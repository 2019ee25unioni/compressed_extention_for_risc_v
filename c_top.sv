==> flow/design.v <==
module c_decode (
    input logic [31:0] inst,input logic  pc,pc_missallign,  output logic next_comp16, output logic [31:0] compressed_inst_out
);
    logic [1:0] comp_opcode;
    logic [11:0] comp_load_i_type, comp_imm_stack_store,comp_imm_load_store, imm_Li, comp_i_tpye;
    logic [4:0] rs2, rs1,rd ; 
    logic [19:0] imm_jump, imm_LUI, imm_LUI_addi_16_sp;
    logic [2:0] comp_func3;
    logic [4:0] comp_rs1, comp_rs2, comp_rd;
    logic [15:0] comp_inst;
    logic illegal;	 
    logic [4:0]imm_sLLI;	 
    logic [7:0]imm;		 
    logic [11:0] comp_imm_branch, comp_addi_14_sp, imm_ANDI;
    logic [31:0] inst_load, inst_store, inst_load_stack, inst_store_stack, inst_jal , inst_j, inst_jalr,inst_jr, inst_branch_not, inst_branch_equal,inst_LI, inst_LUI, inst_r_type, inst_r_comp_type,inst_nop, inst_i_type, inst_addi_16_sp, inst_addi_14_sp, inst_SLLI, inst_sRLI, inst_sRAI, inst_ADD, inst_ANDI, inst_MV, inst_AND, inst_OR, inst_XOR, inst_SUB,inst_E_Break;	 
    logic [6:0] load_opcode, store_opcode, R_type_opcode, I_type_opcode, Jal_opcode, B_type_opcode, Jalr_opcode,LUI_opcode, AUIPC_opcode ;
    assign illegal =| comp_inst; 
    assign comp_opcode = comp_inst [1:0];
    assign comp_load_i_type = (({{6'b0},{comp_inst[3:2]},{comp_inst[12]}, {comp_inst[6:4]}}) << 2);  
    assign comp_imm_stack_store = (({{6'b0},{comp_inst[8:7]},{comp_inst[12:9]}}) << 2);   
    assign imm = comp_inst[12:5];    
    assign comp_imm_load_store = (({{7'b0},{comp_inst[5]},{comp_inst[12:10]}, {comp_inst[6]}}) << 2);  
    assign comp_imm_branch = {{3{comp_inst[12]}}, {comp_inst[12]},{comp_inst[6:5]},{comp_inst[2]}, {comp_inst[11:10]}, {comp_inst[4:3]}, {1'b0}};  
    assign rs2 = comp_inst [6:2];    
    assign rs1 = comp_inst [11:7];   
    assign rd =rs1;     	     
    assign comp_rs1 = {{2'b01},{comp_inst[9:7]}};    
    assign comp_rs2 = {{2'b01},{comp_inst[4:2]}};    
    assign comp_rd = {{2'b01},{comp_inst[4:2]}};     
    assign imm_jump =  (({{8{comp_inst[12]}},{comp_inst[12]}, {comp_inst[8]},{comp_inst[10:9]} , {comp_inst[6]} , {comp_inst[7]} , {comp_inst[2]} , {comp_inst[11]} , {comp_inst[5:3]} , 1'b0 }));  
    assign imm_Li = {{6{comp_inst[12]}} , {comp_inst[12]} , {comp_inst[6:2]}};
    assign imm_LUI = { {2{comp_inst[12]} },{comp_inst[12]} , {comp_inst [6:2]}, {12'b0}};
    assign imm_LUI_addi_16_sp =  {{10{comp_inst[12]}} ,{comp_inst[12]}, {comp_inst [4:3]},{comp_inst[5]},{comp_inst[2]},{comp_inst[6]} ,{4'b0} } ;
    assign comp_addi_14_sp = (({{4'b0}, {comp_inst[10:7]} ,  {comp_inst[12:11]},{comp_inst[5]} , {comp_inst[6]}} ) << 4);
    assign imm_sLLI = comp_inst[6:2] ;		     
    assign imm_ANDI = {{6{comp_inst[12]}} , {comp_inst[12]} , {comp_inst[6:2]}};
    assign comp_i_tpye = {{6{comp_inst[12]} }  ,  {comp_inst[12]}, {comp_inst [6:2]}};
    assign comp_func3 = comp_inst[15:13];
    assign load_opcode = 7'b0000011;
    assign store_opcode =7'b0100011;
    assign R_type_opcode =7'b0110011;
    assign I_type_opcode = 7'b0010011;
    assign B_type_opcode = 7'b1100011;
    assign Jal_opcode =7'b1101111;
    assign Jalr_opcode = 7'b1100111;
    assign LUI_opcode =7'b0110111;
    assign AUIPC_opcode= 7'b0010111;
    always_comb begin  
    if (pc_missallign) begin 
        comp_inst = inst[15:0];  
    end
    else begin 
        if(pc) comp_inst = inst[31:16];
        else comp_inst = inst[15:0]; 
    end
    end
    always_comb begin  
    if (illegal) begin  
    case (comp_opcode)
       2'b00 : next_comp16 =1'b1;
       2'b01 : next_comp16=1'b1;
       2'b10 : next_comp16=1'b1;
       2'b11 : next_comp16 =1'b0; 
        default: next_comp16 =1'b0;
    endcase
    end
    else next_comp16= 1'b0;
    end
    always_comb begin  
        if (~next_comp16) compressed_inst_out = inst;
        else begin 
            case (comp_opcode)
            2'b00 : begin 
                    case (comp_func3)
                    3'b000 :  compressed_inst_out = inst_addi_14_sp;
                    3'b010 :  compressed_inst_out = inst_load;
                    3'b110 :  compressed_inst_out = inst_store;
                    default compressed_inst_out = 32'h0000_0013; 
                    endcase
                end 
            2'b01 : begin 
                    case(comp_func3)
                    3'b000 : begin 
                            if (comp_inst[11:7] == 5'b0) compressed_inst_out = 32'h0000_0013; 
                            else compressed_inst_out = inst_i_type;
                            end
                    3'b001 : compressed_inst_out = inst_jal;
                    3'b010 : compressed_inst_out = inst_LI;
                    3'b011 : begin  if (rd == 5'h02 & rd!=5'h00)  compressed_inst_out = inst_addi_16_sp;
                                    else compressed_inst_out = inst_LUI;
                            end
                    3'b100 : begin 
                            case (comp_inst[11:10])
                            2'b00 : compressed_inst_out = inst_sRLI;
                            2'b01 : compressed_inst_out = inst_sRAI;
                            2'b10 : compressed_inst_out = inst_ANDI;
                            2'b11 : begin 
                                    case (comp_inst[6:5])
                                    2'b00 : compressed_inst_out = inst_SUB;
                                    2'b01 : compressed_inst_out = inst_XOR;
                                    2'b10 : compressed_inst_out = inst_OR;
                                    2'b11 : compressed_inst_out = inst_AND;
                                    endcase
                                    end
                            default compressed_inst_out = 32'h0000_0013;
                            endcase
                            end
                    3'b101 : compressed_inst_out = inst_j;
                    3'b110 : compressed_inst_out = inst_branch_equal;
                    3'b111 : compressed_inst_out = inst_branch_not;
                    endcase
                    end
            2'b10 : begin 
                    case (comp_func3)
                    3'b000 : compressed_inst_out = inst_SLLI;
                    3'b010 : compressed_inst_out =inst_load_stack;
                    3'b100 :  begin
                        case(comp_inst[12])
                        1'b0 : begin 
                            if((rs2 == 5'h00) & (rs1!=5'h00)) compressed_inst_out = inst_jr;
                            else compressed_inst_out = inst_MV;
                                end
                        1'b1 : begin
                            if ((rs1==5'h00) & (rs2 == 5'h00)) compressed_inst_out =inst_E_Break;
                            else if ((rs1!=5'h00) & (rs2 == 5'h00))compressed_inst_out= inst_jalr;
                            else compressed_inst_out = inst_ADD;
                        end
                        endcase
                                end 
                    3'b110 : compressed_inst_out = inst_store_stack;
                    default compressed_inst_out = 32'h0000_0013;
                    endcase
                    end
            2'b11 : compressed_inst_out = inst;
            endcase
        end
    end
    always_comb begin   
        inst_load_stack = { {comp_load_i_type}, {5'h02} , {comp_func3} , {rs1}, {load_opcode}};      
        inst_store_stack = {{comp_imm_stack_store[11:5]} , {rs2}, {5'h02},{3'b010}, {comp_imm_stack_store[4:0]}, {store_opcode}};    
        inst_load = {{comp_imm_load_store}, {comp_rs1}, {comp_func3}, {comp_rd}, {load_opcode}};     
        inst_store = {{comp_imm_load_store[11:5]}, {comp_rs2},{comp_rs1}, {3'b010}, {comp_imm_load_store[4:0]}, {store_opcode}};     
        inst_jal = {  {{imm_jump[19]},{imm_jump[9:0]},{imm_jump[10]},{imm_jump[18:11]}} , {5'h01}, {Jal_opcode}};   
        inst_j = {  {{imm_jump[19]},{imm_jump[9:0]},{imm_jump[10]},{imm_jump[18:11]}} , {5'h00}, {Jal_opcode}};     
        inst_jr = {{12'h0} , {rs1} , {3'b0}, {5'h00}, {Jalr_opcode}};    
        inst_jalr= {{12'h0} , {rs1} , {3'b0}, {5'h01}, {Jalr_opcode}};   
        inst_branch_equal = {{{comp_imm_branch[11]} , {comp_imm_branch [9:4]}} ,{5'h00} ,  {comp_rs1} , {3'b000} , {{comp_imm_branch[3:0]},{comp_imm_branch[10]}} ,  {B_type_opcode}};   
        inst_branch_not = {{{comp_imm_branch[11]} , {comp_imm_branch [9:4]}} ,{5'h00} ,  {comp_rs1} , {3'b001} , {{comp_imm_branch[3:0]},{comp_imm_branch[10]}} ,  {B_type_opcode}};     
        inst_LI = {{imm_Li}, {5'h00} , {3'b0} , {rd} , {I_type_opcode}};                                 
        inst_LUI = { {imm_LUI} , {rd} , {LUI_opcode}};                                                   
        inst_i_type = { {comp_i_tpye} , {rs1} , {comp_func3} , {rs1} , {I_type_opcode}}  ;               
        inst_addi_16_sp = {{imm_LUI_addi_16_sp} , {5'h02} , {LUI_opcode}};                               
        inst_addi_14_sp = {{comp_addi_14_sp}, {5'h02} , {comp_func3} , {comp_rd} , {I_type_opcode}};     
        inst_SLLI = {{7'b0} , {imm_sLLI} ,{rs1} , {3'b001}, {rs1}, {I_type_opcode}};                     
        inst_sRLI = {{7'b0} , {imm_sLLI} ,{comp_rs1} , {3'b101}, {comp_rs1}, {I_type_opcode}};           
        inst_sRAI = {{7'b0100000} , {imm_sLLI} ,{comp_rs1} , {3'b101}, {comp_rs1}, {I_type_opcode}};     
        inst_ANDI = {{imm_ANDI} ,{comp_rs1}, {3'b111}, {comp_rs1}, {I_type_opcode}};                     
        inst_ADD = {{7'b0}, {rs2}, {rs1}, {3'b0} , {rs1} , {R_type_opcode} };                            
        inst_MV ={{7'b0}, {rs2}, {5'b0}, {3'b0} , {rs1} , {R_type_opcode} };                             
        inst_AND = {{7'b0}, {comp_rs2}, {comp_rs1}, {3'b111} , {comp_rs1} , {R_type_opcode} };            
        inst_OR = {{7'b0}, {comp_rs2}, {comp_rs1}, {3'b110} , {comp_rs1} , {R_type_opcode} };             
        inst_XOR = {{7'b0}, {comp_rs2}, {comp_rs1}, {3'b100} , {comp_rs1} , {R_type_opcode} };            
        inst_SUB = {{7'b0100000}, {comp_rs2}, {comp_rs1}, {3'b000} , {comp_rs1} , {R_type_opcode} };      
	    inst_E_Break ={{12'b000000000001},{5'b0},{3'b0},{5'b0},{7'b1110011}};
    end
endmodule
module c_misalign (
    input   logic           clk, 
    input   logic           reset, 
    input   logic           sel_for_branch,
    input   logic   [31:0]  pc_in, 
    input   logic   [31:0]  inst_in,
    output  logic           stall_pc,
    output  logic           pc_misaligned_o,
    output  logic   [31:0]  pc_out, 
    output  logic   [31:0]  inst_out
);
    logic [15:0] upper_16;
    logic [31:0] conc_32_misallign;
    logic is_missaligned, next_misaligned;
    typedef enum logic[1:0] {s0 = 2'b00, s1= 2'b01, s2=2'b10} states;
    states current_state, next_state;
    always_comb begin  
        if((inst_in[17:16] == 2'b11) )begin
             is_missaligned =1'b1;
        end
        else is_missaligned =1'b0;
    end
    always_ff @( posedge clk  ) begin    
        if (reset) next_misaligned<=1'b0;
        else next_misaligned<=is_missaligned;
    end
    always_ff @( posedge clk ) begin  
        if (reset) upper_16 <=16'b0;
        else begin
        if (current_state != s1) begin 
            if (is_missaligned & (current_state == s0)) upper_16<= inst_in[31:16];
            else if ((next_misaligned)& (current_state == s2))upper_16<=conc_32_misallign[31:16];
        end
        else upper_16 <=upper_16;
    end
    end
    always_ff @( negedge clk ) begin  
        if (reset) conc_32_misallign<=32'b0;
        else begin 
            if (current_state == s1) conc_32_misallign<=inst_in;
            else if (current_state == s0) conc_32_misallign<=32'b0;
        end
    end
    always_ff @( posedge clk ) begin  
        if (reset) current_state<=s0;
        else current_state<=next_state;
    end
    always_comb begin   
        stall_pc = 1'b0;
        pc_out=pc_in;
        inst_out=inst_in;
        pc_misaligned_o =1'b0;
        case(current_state)
        s0 : begin  
                pc_out=pc_in;
                inst_out=inst_in;
                stall_pc=1'b0;
                pc_misaligned_o =1'b0;
                if (is_missaligned) next_state = s1;
                else begin 
                    next_state =s0;
                end
        end
        s1 : begin  
            pc_out = pc_in+32'd2;
            inst_out =32'h0000_0013;
            stall_pc =1'b1;
            pc_misaligned_o =1'b1;
            if (sel_for_branch) next_state = s0;   
            else  next_state =s2;            
        end
        s2 : begin   
            inst_out = {{conc_32_misallign[15:0]},{upper_16}};
            pc_out = pc_in; 
            pc_misaligned_o =1'b1;
            stall_pc = 1'b0;
            if (sel_for_branch) next_state=s0;
            else begin
                if (next_misaligned ) next_state =s1;         
                else next_state =s0;
            end
        end
        default next_state =s0;
        endcase
    end
endmodule
module c_top(
    input   logic           clk,
    input   logic           reset_i,
    input   logic   [31:0]  pc_i,
    input   logic   [31:0]  instr_i,
    input   logic           br_taken_i,
    output  logic   [31:0]  pc_realigned_o,
    output  logic           pc_half_o,
    output  logic           stall_o,
    output  logic   [31:0]  instr_o
);
    logic                   pc_misalign;
    logic           [31:0]  instruction;
c_misalign misalign (
    .clk                    (clk), 
    .reset                  (reset_i), 
    .sel_for_branch         (br_taken_i),
    .pc_in                  (pc_i), 
    .inst_in                (instr_i),
    .stall_pc               (stall_o),
    .pc_misaligned_o        (pc_misalign),
    .pc_out                 (pc_realigned_o), 
    .inst_out               (instruction)
);
c_decode decode (
    .inst                   (instruction),
    .pc                     (pc_i[1]),
    .pc_missallign        (pc_misalign),  
    .next_comp16            (pc_half_o), 
    .compressed_inst_out    (instr_o)
);
endmodule
From RTL to reports: c_top --
The steps from the RTL of c_top to its reports follow in flow order. Lines are those of the file above, counted from 1. The mark - stands for no value.
Set-up: top module c_top, clock port clk, standard-cell library sky130hd, corner tt_025C_1v80

After elaboration --
Counts by Yosys on the flattened word-level netlist (proc, flatten, opt, wreduce; memories kept). Register bits leave out memories and registers merged into their read ports (data or address). Print and check cells are left out. Cells with the same type and inputs are merged into one.
Operators by class: reductions and logical operators 14, eq/ne operators 21, bitwise logic cells 6, multiplexer cells 31, add/subtract/negate cells 1
Operators with widths (count):
- case mux 32 bit (select 4 bit) | 4
- case mux 32 bit (select 8 bit) | 1
- two-way mux 32 bit | 6
- case mux 32 bit (select 2 bit) | 2
- case mux 32 bit (select 3 bit) | 1
- two-way mux 16 bit | 4
- two-way mux 25 bit | 2
- adder 32 x 2 -> 32 bit with constant B | 1
- two-way mux 29 bit | 1
- OR reduction 16 bit | 1
- == test 2 bit with constant B | 8
- == test 3 bit with constant B | 4
- logical NOT 5 bit | 2
- == test 2 x 1 -> 1 bit with constant B | 4
- logical NOT 2 bit | 4
- == test 3 x 2 -> 1 bit with constant B | 2
- case mux 2 bit (select 3 bit) | 1
- two-way mux 1 bit | 6
- bitwise AND 1 bit | 5
- == test 5 x 2 -> 1 bit with constant B | 1
- nonzero test 5 bit | 1
- nonzero test 2 bit | 2
- two-way mux 2 bit | 2
- == test 3 x 1 -> 1 bit with constant B | 1
- logical NOT 3 bit | 1
- OR reduction 3 bit | 1
- inequality test 2 x 1 -> 1 bit with constant B | 1
- AND reduction 2 bit | 1
Not listed: further kinds 3, cells in them 3.
Bit counts: bits of input ports 67, word-level cells 77, register bits after elaboration 51, output and inout port bits 66

Depth --
Yosys ltp: most cells in a row. Word level: on the elaborated netlist, between registers, memories and ports. Mapped: between sequential cells and ports; inverters and the memories' decode and read muxes count.
Logic depth: depth after elaboration 12, ABC_AREA 0, mapped depth 11, gate-level depth less buffers 7

Synthesis result --
The flow's flattened synthesis, as Yosys stat reports it; memories are mapped. The netlist is that of the ABC_AREA named above (0 if unset); the other value can give another one.
Cell types:
- sky130_fd_sc_hd__dfxtp_1 | count 52, area in all 1.04E+03 µm²
- sky130_fd_sc_hd__nand2_1 | count 90, area in all 337.824 µm²
- sky130_fd_sc_hd__nor2_1 | count 90, area in all 337.824 µm²
- sky130_fd_sc_hd__a21oi_1 | count 58, area in all 290.278 µm²
- sky130_fd_sc_hd__a22oi_1 | count 29, area in all 217.709 µm²
- sky130_fd_sc_hd__nor3b_1 | count 25, area in all 187.68 µm²
- sky130_fd_sc_hd__xnor2_1 | count 20, area in all 175.168 µm²
- sky130_fd_sc_hd__mux2i_1 | count 17, area in all 170.163 µm²
- sky130_fd_sc_hd__nand3_1 | count 34, area in all 170.163 µm²
- sky130_fd_sc_hd__o21ai_0 | count 34, area in all 170.163 µm²
- sky130_fd_sc_hd__clkbuf_1 | count 45, area in all 168.912 µm²
- sky130_fd_sc_hd__a311oi_1 | count 16, area in all 140.134 µm²
- sky130_fd_sc_hd__o221ai_1 | count 10, area in all 87.584 µm²
- sky130_fd_sc_hd__xor2_1 | count 10, area in all 87.584 µm²
- sky130_fd_sc_hd__a21boi_0 | count 11, area in all 82.579 µm²
- sky130_fd_sc_hd__o21a_1 | count 10, area in all 75.072 µm²
- sky130_fd_sc_hd__o22ai_1 | count 11, area in all 68.816 µm²
- sky130_fd_sc_hd__a211oi_1 | count 9, area in all 67.565 µm²
Other cell types: 53; their cells: 140.
Mapped netlist: chip area (Yosys) 5006.1 µm², buffers 65, sequential area 1041.0 µm², flip-flops 52, mapped cells 711
The figures by module come from a second, unflattened synthesis with its own total; it is not the netlist above.
Unflattened totals: cells (unflattened synthesis) 740, area (unflattened synthesis) 5388.9 µm²
Rows give one instance, submodules left out.
By module:
- c_misalign | cells 391, seq. area 1041.0 µm², area 3086.7 µm², times used 1
- c_decode | cells 349, seq. area 0.0 µm², area 2302.2 µm², times used 1
- c_top | cells 0, seq. area 0.0 µm², area 0.0 µm², times used 1

Top module c_top; platform sky130hd; tools Yosys and OpenROAD; 2 stored runs in no particular order. Input and output delays are each 20% of the period that was set; the output load is 0.01 pF.
"power" rests on the timing tool's default activity at the inputs, not on a simulated workload.

[stored run 1] flow files
==> flow/run.sh <==
#!/bin/bash
# the make line also repeats the synthesis and layout settings of config.mk as NAME=value (left out here)
make -C /OpenROAD-flow-scripts/flow DESIGN_CONFIG=/design/flow/config.mk WORK_HOME=/design/flow/orfs CLKGATE_MAP_FILE= finish
==> flow/config.mk <==
export PLATFORM = sky130hd
export DESIGN_NAME = c_top
export DESIGN_NICKNAME = c_top
export VERILOG_FILES = /design/flow/design.v
export SDC_FILE = /design/flow/constraint.sdc
export NUM_CORES = 4
export LEC_CHECK = 0
export CAP_MARGIN = 20
export CORE_MARGIN = 2
export CORE_UTILIZATION = 40
export SLEW_MARGIN = 20
==> flow/constraint.sdc <==
create_clock -name core_clock -period 6.33 [get_ports {clk}]
set_input_delay 1.2660 -clock core_clock [delete_from_list [all_inputs] [get_ports {clk}]]
set_output_delay 1.2660 -clock core_clock [all_outputs]
set_load 0.01 [all_outputs]

[stored run 1] result: total negative setup slack 0.000 ns; area of the standard cells in the finished layout 6844.1 µm²; lowest setup slack 0.150 ns; power 1.252 mW; worst hold slack in the final report 0.487 ns; post-layout utilization 56.5%; die outline area 13425.9 µm²; chip area in the Yosys report 5006.1 µm²

[stored run 2] flow files
==> flow/run.sh <==
#!/bin/bash
# the make line also repeats the synthesis and layout settings of config.mk as NAME=value (left out here)
make -C /OpenROAD-flow-scripts/flow DESIGN_CONFIG=/design/flow/config.mk WORK_HOME=/design/flow/orfs CLKGATE_MAP_FILE= finish
==> flow/config.mk <==
export PLATFORM = sky130hd
export DESIGN_NAME = c_top
export DESIGN_NICKNAME = c_top
export VERILOG_FILES = /design/flow/design.v
export SDC_FILE = /design/flow/constraint.sdc
export NUM_CORES = 4
export LEC_CHECK = 0
export CAP_MARGIN = 0
export CORE_MARGIN = 7
export CORE_UTILIZATION = 69
export GPL_TIMING_DRIVEN = 0
export MAX_ROUTING_LAYER = met4
export PLACE_DENSITY_LB_ADDON = 0.08
export SETUP_SLACK_MARGIN = -0.23
export SLEW_MARGIN = 20
==> flow/constraint.sdc <==
create_clock -name core_clock -period 6.83 [get_ports {clk}]
set_input_delay 1.3660 -clock core_clock [delete_from_list [all_inputs] [get_ports {clk}]]
set_output_delay 1.3660 -clock core_clock [all_outputs]
set_load 0.01 [all_outputs]

[stored run 2] result: stopped before the end: placement reported FLW-0024
